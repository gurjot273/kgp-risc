==> flow/design.v <==
`timescale 1ns / 1ps
module DataMemory(
    input clk,
    input rst,
    input [31:0] address,
    output [31:0] readData,
    input [31:0] writeData,
    input MemRead,
    input MemWrite
    );
	 integer i;
	 reg [31:0] Mem[7:0];
	 assign readData=MemRead?Mem[address[6:2]]:32'd0;
	 always @(posedge clk or posedge rst) begin
		if(rst) begin
			Mem[0]=32'd7;
			Mem[1]=32'd8;
			Mem[2]=32'd5;
			Mem[3]=32'd4;
			Mem[4]=32'd1;
			Mem[5]=32'd3;
			Mem[6]=32'd2;
			Mem[7]=32'd5;
		end
		else begin
			if(MemWrite)
				Mem[address[4:2]]=writeData;
		end
	 end
endmodule
From RTL to reports: DataMemory:

Tool output for the design above, in the order of the flow.
Lines are those of the file above, counted from 1.
The mark -- stands for no value.

* design top: DataMemory
* clock: clk
* cell library: sky130hd
* timing corner: tt_025C_1v80

Word level:

Source: Yosys, flattened and elaborated. Widths are those after wreduce. Registers that Yosys merges into a memory's read port (data or address) are not register bits. Print and check cells do not count. Equal cells are merged and count once.

* reductions and logical operators: 17
* bitwise gates (word level): 8
* mux-type cells: 10
* eq/ne operators: 7

Operator list (number)
* 2-to-1 mux 32 bit: 9
* parallel mux 32 bit (select 8 bit): 1
* OR reduction 7 bit: 8
* AND reduction 2 bit: 8
* == test 3 bit with constant B: 4
* inverter 1 bit: 8
* == test 3 x 2 -> 1 bit with constant B: 2
* == test 3 x 1 -> 1 bit with constant B: 1
* zero test 3 bit: 1

* cells after elaboration: 50
* register bits after elaboration: 256
* output and inout port bits: 32

Depth:

Longest topological path by Yosys (ltp), each cell counted once; first at word level (registers and memories cut), then after technology mapping (sequential cells cut; the memories' decode and read muxes count).

* depth in word-level cells: 4
* ABC_AREA: 0
* gate-level depth with buffers: 6

Netlist:

Yosys stat after the flow's synthesis: flattened, memories mapped to cells. It holds for the ABC_AREA given above (unset counts as 0); a run with the other value may have another netlist.
The area totals of this step are shown rounded.

Cells by type (number)
* sky130_fd_sc_hd__dfrtp_1: 243
* sky130_fd_sc_hd__mux2_2: 245
* sky130_fd_sc_hd__mux2_1: 42
* sky130_fd_sc_hd__dfstp_2: 13
* sky130_fd_sc_hd__o21ai_0: 57
* sky130_fd_sc_hd__a41oi_1: 30
* sky130_fd_sc_hd__a21bo_2: 22
* sky130_fd_sc_hd__buf_2: 37
* sky130_fd_sc_hd__a22oi_1: 22
* sky130_fd_sc_hd__nand3b_1: 22
* sky130_fd_sc_hd__o211ai_1: 22
* sky130_fd_sc_hd__clkbuf_1: 25
* sky130_fd_sc_hd__mux2i_1: 7
* sky130_fd_sc_hd__nand2_1: 12
* sky130_fd_sc_hd__a221o_1: 4
* sky130_fd_sc_hd__buf_4: 5
* sky130_fd_sc_hd__nand2b_1: 6
* sky130_fd_sc_hd__a2bb2oi_1: 4

Not listed: further types 21, cells in them 46.

* mapped flip-flops: 256
* standard cells after synthesis: 864
* mapped area: 11780 um^2
* area of sequential cells: 6422 um^2

Path before layout:

Path of least setup slack by OpenSTA after synthesis, without wires, with an ideal clock, recovery checks aside; 20% of the period is set as input and as output delay. Where synthesis merged equal registers, the netlist keeps one of their names.

* path type: input to output
* from: input port address[3]
* to: output port readData[16]
* buffers on the path: 3
* arrival: 1.636 ns
* driving pins on the path: 6
* external output delay: 0.458 ns
* input delay: 0.458 ns
* delay of the path: 1.178 ns
* clock period: 2.29 ns
* path slack: 0.196 ns
* time at the first pin: 0.458 ns
* synthesis period reached: 2.094 ns

"delay of the path" is the arrival time less input delay plus setup time.
A path that ends at an output port has no setup time.
"driving pins on the path": output pins that drive a net of the path, with the launching flip-flop's if there is one; two outputs of one cell count as two.
"synthesis period reached" is the clock period less the worst setup slack; recovery checks do not enter. This is arithmetic on one report: input and output delays are still those of the set period (20% each).
The rows between start and end are the longest chain of elaborated cells between them; the timing report does not say that the signal goes this way. Where chains are equally long, one stands for them.
Each line given opens the expression or statement behind the cell; cells for indexed reads and writes are added by Yosys, which also makes memories of some case tables.

* cells stage by stage: sky130_fd_sc_hd__buf_2 -> sky130_fd_sc_hd__buf_2 -> sky130_fd_sc_hd__clkbuf_1 -> sky130_fd_sc_hd__a21bo_2 -> sky130_fd_sc_hd__o211ai_1 -> sky130_fd_sc_hd__a41oi_1
* length of the longest elaborated chain: 3
* elaborated cells on any way between the ends: 10

Ends and longest elaborated chain, after synthesis
* start: declaration: RTL line 5 `input [31:0] address,`
* == test 3 bit: RTL line 13 `assign readData=MemRead?Mem[address[6:2]]:32'd0;`
* parallel mux 32 bit (select 8 bit): RTL line 13
* 2-to-1 mux 32 bit: RTL line 13
* end: declaration: RTL line 6 `output [31:0] readData,`

Worst path after layout:

From the final timing report of run 1: the path of least setup slack in the routed layout; clock arrival at registers is part of the times.

* path type: register to output
* from: register Mem[4][2]
* to: output port readData[2]
* driving pins on the path: 5
* clock period: 2.1 ns
* buffers on the path: 1
* external output delay: 0.42 ns
* arrival: 1.75 ns
* path slack: -0.07 ns
* time at the first pin: 0.53 ns

The rows between start and end are the longest chain of elaborated cells between them; the timing report does not say that the signal goes this way. Where chains are equally long, one stands for them.
Lines with a computed index may be missing from the assigning lines.

* cells stage by stage: sky130_fd_sc_hd__dfrtp_1 -> sky130_fd_sc_hd__mux2_2 -> sky130_fd_sc_hd__o211ai_1 -> sky130_fd_sc_hd__a41oi_2 -> sky130_fd_sc_hd__buf_2
* length of the longest elaborated chain: 2
* elaborated cells on any way between the ends: 2
* source lines of those cells: 1

Ends and longest elaborated chain, after layout
* start: declaration: RTL line 12 `reg [31:0] Mem[7:0];`
* start: assignment: RTL line 20 `Mem[4]=32'd1;`
* parallel mux 32 bit (select 8 bit): RTL line 13 `assign readData=MemRead?Mem[address[6:2]]:32'd0;`
* 2-to-1 mux 32 bit: RTL line 13
* end: declaration: RTL line 6 `output [31:0] readData,`

==> results <==
Below are 2 stored runs of the flow (Yosys, OpenROAD; platform sky130hd) on DataMemory, each with its settings and what was measured, unordered. Constraints: input delay and output delay 20% of the set period each, output load 0.01 pF.
"achieved period" means the clock period less the worst setup slack. The figure is calculated, with input and output delays left at 20% of the set period.
"allowed time less slack (worst setup path)" means the part of the period allowed to the worst setup path (the constraints hold back 20% at inputs and 20% at outputs) less its slack; where the path has registers, the arrival times of their clocks count too.
"total power of the final layout" is the tool's figure for a default switching activity; nothing was simulated.
The measured numbers are rounded.

### Run 1

==> flow/run.sh <==
#!/bin/bash
# the make line also repeats the synthesis and layout settings of config.mk as NAME=value (left out here)
make -C /OpenROAD-flow-scripts/flow DESIGN_CONFIG=/design/flow/config.mk WORK_HOME=/design/flow/orfs CLKGATE_MAP_FILE= finish
==> flow/config.mk <==
export PLATFORM = sky130hd
export DESIGN_NAME = DataMemory
export DESIGN_NICKNAME = DataMemory
export VERILOG_FILES = /design/flow/design.v
export SDC_FILE = /design/flow/constraint.sdc
export NUM_CORES = 4
export LEC_CHECK = 0
export ABC_AREA = 0
export CAP_MARGIN = 20
export CORE_MARGIN = 2
export CORE_UTILIZATION = 69
export SETUP_SLACK_MARGIN = 0.01
export SLEW_MARGIN = 5
==> flow/constraint.sdc <==
create_clock -name core_clock -period 2.1 [get_ports {clk}]
set_input_delay 0.4200 -clock core_clock [delete_from_list [all_inputs] [get_ports {clk}]]
set_output_delay 0.4200 -clock core_clock [all_outputs]
set_load 0.01 [all_outputs]

Results of run 1:
- Total negative slack on setup checks: -0.485 ns
- Yosys chip area after synthesis: 11780 um^2
- Utilization: 87.6 %
- Full die area: 18130 um^2
- Standard-cell area of the final layout: 14570 um^2
- Worst slack on setup checks: -0.072 ns
- Total power of the final layout: 13990 µW
- Allowed time less slack (worst setup path): 1.75 ns
- Worst path kind: register to output
- Achieved period: 2.172 ns

### Run 2

==> flow/run.sh <==
#!/bin/bash
# the make line also repeats the synthesis and layout settings of config.mk as NAME=value (left out here)
make -C /OpenROAD-flow-scripts/flow DESIGN_CONFIG=/design/flow/config.mk WORK_HOME=/design/flow/orfs CLKGATE_MAP_FILE= finish
==> flow/config.mk <==
export PLATFORM = sky130hd
export DESIGN_NAME = DataMemory
export DESIGN_NICKNAME = DataMemory
export VERILOG_FILES = /design/flow/design.v
export SDC_FILE = /design/flow/constraint.sdc
export NUM_CORES = 4
export LEC_CHECK = 0
export CAP_MARGIN = 35
export CELL_PAD_IN_SITES_GLOBAL_PLACEMENT = 3
export CORE_MARGIN = 3
export CORE_UTILIZATION = 57
export CTS_CLUSTER_DIAMETER = 344
export GPL_TIMING_DRIVEN = 0
export PLACE_DENSITY_LB_ADDON = 0.14
export SETUP_SLACK_MARGIN = 0.11
export SLEW_MARGIN = 5
==> flow/constraint.sdc <==
create_clock -name core_clock -period 1.29 [get_ports {clk}]
set_input_delay 0.2580 -clock core_clock [delete_from_list [all_inputs] [get_ports {clk}]]
set_output_delay 0.2580 -clock core_clock [all_outputs]
set_load 0.01 [all_outputs]

Outcome of run 2: not finished: placement ended with error FLW-0024
